==> flow/design.v <==
`timescale 1ns / 1ps
module Extra2LPTop(
     input clk,
    input [31:0] A_in,
    input [31:0] B_in,
    input [31:0] C_in,
    output [35:0] Q
    );
     reg [35:0] result, res1;
     reg [31:0] A, B, C, Cdelay;
	  reg [0:0] count=0;
     always @(posedge clk)
     begin
         A<= A_in; 
         B<= B_in;
         C<= C_in;
			Cdelay<=C;
			case(count) 
			0:begin
				res1 <= {4'b0000,A}+{4'b0000,B};
				count<=1;
				result<=res1;
			end
			1: begin
				res1<=(res1<<2) + Cdelay;
				count<=0;
			end
			endcase
     end
     assign Q = result; 
endmodule
Reports on Extra2LPTop
Tool output for the design above, in the order of the flow.
Line numbers count from 1 in the design file above.
Operators: Yosys type, input widths -> output width; for muxes data width and select width s.
{"block": "inputs", "top_module": "Extra2LPTop", "clock_port": "clk", "library": "sky130hd", "pvt_corner": "tt_025C_1v80"}

After elaboration
Source: Yosys, flattened and elaborated, memories not mapped. Widths are those after wreduce; folded enables and synchronous resets count as part of the registers. Registers that Yosys merges into a memory's read port (data or address) are not register bits. Print and check cells do not count. Equal cells are merged and count once.
{"block": "classes", "add_sub_neg": 2, "n_mux": 2, "logic": 1}
{"block": "op_table", "cell": "$pmux 36 s2", "n": 1}
{"block": "op_table", "cell": "$add 36x32->36", "n": 1}
{"block": "op_table", "cell": "$add 32x32->33", "n": 1}
{"block": "op_table", "cell": "$pmux 1 s2", "n": 1}
{"block": "op_table", "cell": "$not 1->1", "n": 1}
{"block": "word_totals", "ff_bits": 201, "in_bits": 97, "output_inout_bits": 36}

Logic depth
Depth = most cells in a row (Yosys ltp): at word level without a register or memory, in the mapped netlist without a sequential cell, where the memories' decode and read muxes count.
{"block": "depth", "word_depth": 2, "abc_area": 0, "depth_mapped": 11, "depth_no_buf": 11}

Synthesis result
The flow's flattened synthesis, as Yosys stat reports it; memories are mapped. The netlist is that of the ABC_AREA named above (0 if unset); the other value can give another one.
{"block": "by_type", "cell_type": "sky130_fd_sc_hd__dfxtp_1", "n": 165}
{"block": "by_type", "cell_type": "sky130_fd_sc_hd__edfxtp_1", "n": 36}
{"block": "by_type", "cell_type": "sky130_fd_sc_hd__ha_1", "n": 62}
{"block": "by_type", "cell_type": "sky130_fd_sc_hd__a21oi_1", "n": 64}
{"block": "by_type", "cell_type": "sky130_fd_sc_hd__xor2_1", "n": 24}
{"block": "by_type", "cell_type": "sky130_fd_sc_hd__o21ai_0", "n": 39}
{"block": "by_type", "cell_type": "sky130_fd_sc_hd__xnor2_1", "n": 22}
{"block": "by_type", "cell_type": "sky130_fd_sc_hd__a21o_1", "n": 22}
{"block": "by_type", "cell_type": "sky130_fd_sc_hd__nand2_1", "n": 37}
{"block": "by_type", "cell_type": "sky130_fd_sc_hd__nor2_1", "n": 32}
{"block": "by_type", "cell_type": "sky130_fd_sc_hd__and3_1", "n": 12}
{"block": "by_type", "cell_type": "sky130_fd_sc_hd__nand3_1", "n": 13}
{"block": "by_type", "cell_type": "sky130_fd_sc_hd__a211oi_2", "n": 5}
{"block": "by_type", "cell_type": "sky130_fd_sc_hd__nand2b_1", "n": 10}
{"block": "by_type", "cell_type": "sky130_fd_sc_hd__o21a_1", "n": 8}
{"block": "by_type", "cell_type": "sky130_fd_sc_hd__nor2b_1", "n": 9}
{"block": "by_type", "cell_type": "sky130_fd_sc_hd__a211oi_1", "n": 7}
{"block": "by_type", "cell_type": "sky130_fd_sc_hd__o31ai_1", "n": 7}
Not listed: further types 48, cells in them 141.
{"block": "mapped", "mapped_cells": 715, "mapped_area_um2": 8039.0, "sequential_area_um2": 4384.2, "ff_cells": 201, "buffers": 16}

Path before layout
Source: OpenSTA report_checks on the synthesized netlist (no wires, ideal clock, input and output delay 20% of the period each), path of least setup slack; recovery checks are left aside. Register names are those of the netlist, which keeps one name where synthesis merged equal registers.
{"block": "synth_timing", "kind": "register to register", "from": "reg A[0]", "to": "reg res1[28]", "period_ps": 2690, "setup_ps": 86, "launch_ps": 0, "t_arrival_ps": 2431, "path_slack_ps": 173, "delay_ps": 2517, "driving_pins": 11, "n_path_buf": 0, "period_less_setup_slack_ps": 2517}
"delay_ps" = arrival - input delay + setup time.
"driving_pins" counts driving pins, that of a launching flip-flop among them; a cell with two outputs on the path counts twice.
"period_less_setup_slack_ps" = period - worst setup slack (recovery checks aside). The figure is calculated, with input and output delays left at 20% of the set period.
The rows between start and end are the longest chain of elaborated cells between them; the timing report does not say that the signal goes this way. Where chains are equally long, one stands for them.
Each line given opens the expression or statement behind the cell; cells for indexed reads and writes are added by Yosys, which also makes memories of some case tables.
{"block": "synth_between", "path_cell_list": "sky130_fd_sc_hd__dfxtp_1 -> sky130_fd_sc_hd__ha_1 -> sky130_fd_sc_hd__fa_1 -> sky130_fd_sc_hd__a211oi_2 -> sky130_fd_sc_hd__o21bai_1 -> sky130_fd_sc_hd__o221a_2 -> sky130_fd_sc_hd__o21a_1 -> sky130_fd_sc_hd__o21ai_1 -> sky130_fd_sc_hd__a21oi_1 -> sky130_fd_sc_hd__mux2_1 -> sky130_fd_sc_hd__a221oi_2", "elab_chain_cells": 2, "cone_cells": 2, "cone_lines": 2, "cone_classes": "add/sub: 1; mux: 1"}
{"block": "synth_lines", "element": "from (decl)", "line": 10, "text": "reg [31:0] A, B, C, Cdelay;"}
{"block": "synth_lines", "element": "from (assign)", "line": 14, "text": "A<= A_in;"}
{"block": "synth_lines", "element": "$add 32x32->33", "line": 20, "text": "res1 <= {4'b0000,A}+{4'b0000,B};"}
{"block": "synth_lines", "element": "$pmux 36 s2", "line": 18, "text": "case(count)"}
{"block": "synth_lines", "element": "to (assign)", "line": 20}
{"block": "synth_lines", "element": "to (assign)", "line": 25, "text": "res1<=(res1<<2) + Cdelay;"}
{"block": "synth_lines", "element": "to (decl)", "line": 9, "text": "reg [35:0] result, res1;"}

Timing after layout
Path of least setup slack in the final report of run 1 (OpenROAD, finished layout, wires in). Where an end is a register, its clock arrival counts in the times.
The path's times are printed in steps of 10 ps; the period is the one set.
{"block": "layout_timing", "kind": "register to register", "from": "reg A[0]", "to": "reg res1[28]", "period_ps": 1470, "setup_ps": 80, "launch_ps": 520, "t_arrival_ps": 2940, "path_slack_ps": -1030, "driving_pins": 11, "n_path_buf": 0}
The rows between start and end are the longest chain of elaborated cells between them; the timing report does not say that the signal goes this way. Where chains are equally long, one stands for them.
{"block": "layout_between", "path_cell_list": "sky130_fd_sc_hd__dfxtp_2 -> sky130_fd_sc_hd__ha_4 -> sky130_fd_sc_hd__fa_2 -> sky130_fd_sc_hd__a211oi_2 -> sky130_fd_sc_hd__o21bai_2 -> sky130_fd_sc_hd__o221a_4 -> sky130_fd_sc_hd__o21a_1 -> sky130_fd_sc_hd__o21ai_2 -> sky130_fd_sc_hd__a21oi_2 -> sky130_fd_sc_hd__mux2_4 -> sky130_fd_sc_hd__a221oi_2", "elab_chain_cells": 2, "cone_cells": 2, "cone_lines": 2, "cone_classes": "add/sub: 1; mux: 1"}
{"block": "layout_lines", "element": "from (decl)", "line": 10, "text": "reg [31:0] A, B, C, Cdelay;"}
{"block": "layout_lines", "element": "from (assign)", "line": 14, "text": "A<= A_in;"}
{"block": "layout_lines", "element": "$add 32x32->33", "line": 20, "text": "res1 <= {4'b0000,A}+{4'b0000,B};"}
{"block": "layout_lines", "element": "$pmux 36 s2", "line": 18, "text": "case(count)"}
{"block": "layout_lines", "element": "to (assign)", "line": 20}
{"block": "layout_lines", "element": "to (assign)", "line": 25, "text": "res1<=(res1<<2) + Cdelay;"}
{"block": "layout_lines", "element": "to (decl)", "line": 9, "text": "reg [35:0] result, res1;"}

Lab notebook: Extra2LPTop

Extra2LPTop through Yosys and OpenROAD on sky130hd: 2 stored runs, unordered, with their settings and measured results. The constraints put input and output delay at 20% of the set period each and load the outputs with 0.01 pF.
"clock_period_reached_ps" is the run's clock period less its worst setup slack. It is reckoned from that one timing run; input and output delays stay at 20% of the period that was set.
"worst_path_time_ps" means the part of the period allowed to the worst setup path (the constraints hold back 20% at inputs and 20% at outputs) less its slack; where the path has registers, the arrival times of their clocks count too.
By "fin_power_mw" is meant OpenSTA's value without simulated activity: inputs other than the clock are taken to toggle once in ten clock periods, and the tool carries that through the logic.
"worst_path_time_ps" is given in steps of 10 ps.

{"run": "run 1", "settings": { "period_ns": 1.47, "CORE_UTILIZATION": 24, "SETUP_SLACK_MARGIN": 0.38, "PLACE_DENSITY_LB_ADDON": 0.06, "CORE_ASPECT_RATIO": 0.94, "GPL_TIMING_DRIVEN": 1, "GPL_ROUTABILITY_DRIVEN": 0, "CTS_CLUSTER_DIAMETER": 261, "SLEW_MARGIN": 25, "CAP_MARGIN": 20, "CORE_MARGIN": 2 }, "results": { "die_area_um2": 34976.2, "setup_worst_slack_ps": -1034, "worst_path_time_ps": 2500, "worst_path_kind": "register to register", "worst_hold_slack_ps": 208, "yosys.chip_area_um2": 8039.0, "fin_power_mw": 18.787, "clock_period_reached_ps": 2504, "final_util_pct": 39.6, "post_route_stdcell_area_um2": 12958.7, "final_setup_tns_ps": -25399 }}
{"run": "run 2", "settings": { "period_ns": 4.58, "CAP_MARGIN": 20, "CORE_MARGIN": 2, "CORE_UTILIZATION": 40, "SLEW_MARGIN": 20 }, "results": { "post_route_stdcell_area_um2": 10359.9, "die_area_um2": 21247.4, "clock_period_reached_ps": 2900, "yosys.chip_area_um2": 8039.0, "setup_worst_slack_ps": 1680, "fin_power_mw": 5.027, "final_setup_tns_ps": 0, "final_util_pct": 52.9, "worst_path_time_ps": 2900, "worst_path_kind": "register to register", "worst_hold_slack_ps": 323 }}
